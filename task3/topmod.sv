==> flow/design.v <==
module f1_fsm (
    input   logic       rst,
    input   logic       en,
    input   logic       clk,
    output  logic [7:0] data_out
);
    typedef enum {S0,S1,S2,S3,S4,S5,S6,S7,S8} my_state;
    my_state current_state, next_state;   
    always @(posedge clk, posedge rst) 
        if(rst) current_state <= S0;
        else    current_state <= next_state;
        always_comb 
                case(current_state)
                    S0: if(en) next_state = S1;
                        else next_state = current_state;
                    S1:  if(en)    next_state = S2;
                        else      next_state = current_state;
                    S2:  if(en)  next_state = S3;
                        else      next_state = current_state;
                    S3:  if(en)    next_state = S4;
                        else      next_state = current_state;
                    S4:  if(en)   next_state = S5;
                        else      next_state = current_state;
                    S5:  if(en)   next_state = S6;
                        else      next_state = current_state;
                    S6:  if(en)   next_state = S7;
                        else      next_state = current_state;
                    S7:  if(en)  next_state = S8;
                        else      next_state = current_state;
                    S8:  if(en)   next_state = S0;
                        else      next_state = current_state;
                    default: next_state = S0;
                endcase
            always_comb
        case (current_state)
            S0:    data_out = 8'b0000_0000;
            S1:    data_out = 8'b0000_0001;
            S2:    data_out = 8'b0000_0011;
            S3:    data_out = 8'b0000_0111;
            S4:    data_out = 8'b0000_1111;
            S5:    data_out = 8'b0001_1111;
            S6:    data_out = 8'b0011_1111;
            S7:    data_out = 8'b0111_1111;
            S8:    data_out = 8'b1111_1111;
            default: data_out = 8'b0;
        endcase
endmodule
module clktick #(
    parameter WIDTH = 16
)(
  input  logic             clk,       
  input  logic             rst,       
  input  logic             en,        
  input  logic [WIDTH-1:0] N,     	  
  output logic  		   tick       
);
logic [WIDTH-1:0] count;
always_ff @ (posedge clk)
    if (rst) begin
        tick <= 1'b0;
        count <= N;  
        end
    else if (en) begin
        if (count == 0) begin
            tick <= 1'b1;
            count <= N;
            end
        else begin
            tick <= 1'b0;
            count <= count - 1'b1;  
            end
        end
endmodule
module topmod #(
    parameter DATA_WIDTH = 8
)(
    input   logic       rst,
    input   logic       en,
    input   logic       clk,
    input   logic [15:0]   n,
    output  logic [7:0] data_out,
    output  logic tick
);
f1_fsm fsm(
    .rst(rst),
    .en(tick),
    .clk(clk),
    .data_out(data_out)
);
clktick clock(
    .clk(clk),
    .rst(rst),
    .en(en),
    .N(n),
    .tick(tick)
);
endmodule
Reports on topmod:

Tool output for the design above, in the order of the flow.
Line numbers count from 1 in the design file above.
Operators carry their Yosys type and port widths (W data, S select, Z words).
Library cell names are shortened.
Not given: n/a

* design top: topmod
* clock: clk
* cell library: sky130hd
* library corner: tt_025C_1v80

Elaborated design:

Source: Yosys, flattened and elaborated, memories not mapped. Widths are those after wreduce. Registers that Yosys merges into a memory's read port (data or address) are not register bits. Print and check cells do not count. Equal cells are merged and count once.
Yosys's memory passes give these memory sizes; they may raise the number of words (mostly to a power of two), join words into wider ones and drop unused or constant bits.

* flip-flop bits (word level): 49
* bits in read-only memories: 128
* memory cells: 1
* bits of input ports: 19
* output and inout bits: 9
* word-level cells: 42

Memories
* (name not given): words 16, bits a word 8, rd ports 1, write ports 0, line 35 `case (current_state)`

* add/subtract/negate cells: 1
* eq/ne operators: 17
* mux-type cells: 15
* reductions and logical operators: 5

Operator list (number)
* $pmux W32 S9: 1
* $mux W32: 9
* $eq A32 B3 Y1 const B: 4
* $eq A32 B2 Y1 const B: 2
* $mux W16: 3
* $eq A32 B1 Y1 const B: 1
* $eq A32 B4 Y1 const B: 1
* $logic_not A32 Y1: 1
* $logic_not A28 Y1: 1
* $ne A2 B1 Y1 const B: 9
* $sub A16 B1 Y16 const B: 1
* $logic_not A16 Y1: 1
* $reduce_and A9 Y1: 1
* $mux W8: 1
* $reduce_bool A2 Y1: 1
* $mux W1: 1

Depth:

Depth = most cells in a row (Yosys ltp): at word level without a register or memory, in the mapped netlist without a sequential cell, where the memories' decode and read muxes count.

* depth after elaboration: 4
* ABC_AREA: 0
* depth in mapped cells: 7
* gate-level depth less buffers: 6

Netlist:

Source: synth_stat.txt of the flow (Yosys; design flattened, memories mapped). It holds for the ABC_AREA given above (unset counts as 0); a run with the other value may have another netlist.

* cell count: 131
* cell area after synthesis: 1328.8 µm²
* sequential area: 600.6 µm²
* flip-flops: 21
* buffers: 6

Cells by type
* edfxtp_1: number 16, area in all 480.461 µm²
* dfrtp_1: number 4, area in all 100.096 µm²
* xor2_1: number 11, area in all 96.342 µm²
* a21oi_2: number 10, area in all 87.584 µm²
* nor2_1: number 22, area in all 82.579 µm²
* xnor2_1: number 5, area in all 43.792 µm²
* nand2_1: number 8, area in all 30.029 µm²
* ha_1: number 2, area in all 25.024 µm²
* nor4_2: number 2, area in all 25.024 µm²
* o21ai_0: number 5, area in all 25.024 µm²
* buf_6: number 2, area in all 22.522 µm²
* inv_1: number 6, area in all 22.522 µm²
* nand3b_1: number 3, area in all 22.522 µm²
* nor4_4: number 1, area in all 21.27 µm²
* dfxtp_1: number 1, area in all 20.019 µm²
* mux2i_1: number 2, area in all 20.019 µm²
* nand4_1: number 3, area in all 18.768 µm²
* a41oi_2: number 1, area in all 16.266 µm²

Not listed: further types 16, cells in them 27.
The figures by module come from a second, unflattened synthesis with its own total; it is not the netlist above.

* cells (unflattened synthesis): 131
* area (unflattened synthesis): 1332.5 µm²

Rows give one instance, submodules left out.

By module
* clktick: instances 1, cells 98, area 1038.5 µm², sequential area 500.5 µm²
* f1_fsm: instances 1, cells 33, area 294.0 µm², sequential area 100.1 µm²
* topmod: instances 1, cells 0, area 0.0 µm², sequential area 0.0 µm²

Worst setup path after synthesis:

OpenSTA on the mapped netlist: ideal clock, no wires. The path of least setup slack (recovery checks aside). Input and output delay are each 20% of the period. Register names are those of the netlist, which keeps one name where synthesis merged equal registers.

* kind: register to register
* start point: register clock.count[0]
* end point: register clock.count[11]
* period: 2.77 ns
* setup time: 0.257 ns
* time at the first pin: 0.000 ns
* arrival: 1.543 ns
* required time: 2.513 ns
* setup slack: 0.969 ns
* path delay: 1.800 ns
* driving pins on the path: 8
* path buffers: 1
* synthesis period reached: 1.801 ns

"path delay" = arrival - input delay + setup time.
"driving pins on the path": output pins that drive a net of the path, with the launching flip-flop's if there is one; two outputs of one cell count as two.
"synthesis period reached" = period - worst setup slack (recovery checks aside). The figure is calculated, with input and output delays left at 20% of the set period.
The rows between start and end are the longest chain of elaborated cells between them; the timing report does not say that the signal goes this way. Where chains are equally long, one stands for them.
A line is the first line of the expression or statement that the cell stems from. Yosys adds cells for indexed reads and writes and turns some case tables into memories.
At most two assigning lines are given for a register; there are more.

* cell sequence: edfxtp_1 -> inv_1 -> ha_1 -> nor4b_1 -> a41oi_2 -> clkbuf_1 -> nor2_1 -> a21oi_2
* length of the longest elaborated chain: 4
* elaborated cells on any way between the ends: 5
* source lines of those cells: 4
* those cells by class: add/sub: 1; mux: 3; reduce/logical: 1

RTL lines, path post-synthesis
* start: declaration: line 57 `logic [WIDTH-1:0] count;`
* start: assignment: line 61 `count <= N;`
* start: assignment: line 70 `count <= count - 1'b1;`
* $sub A16 B1 Y16: line 70
* $mux W16: line 64 `if (count == 0) begin`
* $mux W16: line 63 `else if (en) begin`
* $mux W16: line 59 `if (rst) begin`
* end: assignment: line 61
* end: assignment: line 70
* end: declaration: line 57

Worst path after layout:

Path of least setup slack in the final report of entry A (OpenROAD, finished layout, wires in). Where an end is a register, its clock arrival counts in the times.

* kind: register to output
* start point: register fsm.current_state[0]
* end point: output port data_out[0]
* period: 2.74 ns
* external output delay: 0.55 ns
* time at the first pin: 0.26 ns
* arrival: 1.64 ns
* required time: 2.19 ns
* setup slack: 0.56 ns
* driving pins on the path: 4
* path buffers: 1

The rows between start and end are the longest chain of elaborated cells between them; the timing report does not say that the signal goes this way. Where chains are equally long, one stands for them.
A memory read counts as a cell of the chain, while the word-level depth stops at memories.

* cell sequence: dfrtp_2 -> nor3_2 -> xnor2_1 -> clkdlybuf4s50_1
* length of the longest elaborated chain: 2
* elaborated cells on any way between the ends: 2
* source lines of those cells: 1
* those cells by class: mux: 1; memory: 1

RTL lines, path post-layout
* start: declaration: line 8 `my_state current_state, next_state;`
* start: assignment: line 10 `if(rst) current_state <= S0;`
* start: assignment: line 11 `else    current_state <= next_state;`
* $mem_v2 Z16 W8: line 35 `case (current_state)`
* $mux W8: line 35
* end: declaration: line 81 `output  logic [7:0] data_out,`

Lab notebook: topmod

Measured data: module topmod, platform sky130hd, 2 stored runs of the flow under differing settings, order arbitrary. Input and output delays are each 20% of the period that was set; the output load is 0.01 pF.
By "reached clock period" is meant the clock period of the run minus its worst setup slack. This is arithmetic on one report: input and output delays are still those of the set period (20% each).
"worst setup path time" = time allowed to the worst setup path (clock period - input delay - output delay, where it has them) - its slack; a late launch clock adds to it, a late capture clock takes from it.
"power" is the tool's figure for a default switching activity; nothing was simulated.

### Entry A

Settings: `period_ns=2.74`, `CORE_UTILIZATION=32`, `SETUP_SLACK_MARGIN=0.49`, `PLACE_DENSITY_LB_ADDON=0.23`, `CORE_ASPECT_RATIO=0.94`, `CAP_MARGIN=25`, `CORE_MARGIN=2`, `SLEW_MARGIN=20`

- Power: 760.9 µW
- Utilization after layout: 45.3 %
- Sum of negative setup slack: 0.000 ns
- Lowest setup slack: 0.555 ns
- Area of the die: 4684.2 µm²
- Worst setup path time: 1.64 ns
- Critical path kind: register to output
- Cell area after synthesis: 1328.8 µm²
- Area of the standard cells in the finished layout: 1781.7 µm²
- Reached clock period: 2.185 ns

### Entry B

Settings: `period_ns=1.24`, `CORE_UTILIZATION=38`, `SETUP_SLACK_MARGIN=-0.08`, `CORE_ASPECT_RATIO=1.52`, `CELL_PAD_IN_SITES_GLOBAL_PLACEMENT=0`, `ABC_AREA=0`, `GPL_ROUTABILITY_DRIVEN=0`, `SLEW_MARGIN=10`, `CAP_MARGIN=20`, `CORE_MARGIN=2`

- Lowest setup slack: -0.539 ns
- Sum of negative setup slack: -11.889 ns
- Worst setup path time: 1.78 ns
- Critical path kind: register to register
- Area of the standard cells in the finished layout: 2295.9 µm²
- Utilization after layout: 68.5 %
- Power: 1932 µW
- Reached clock period: 1.779 ns
- Cell area after synthesis: 1328.8 µm²
- Area of the die: 3996.4 µm²
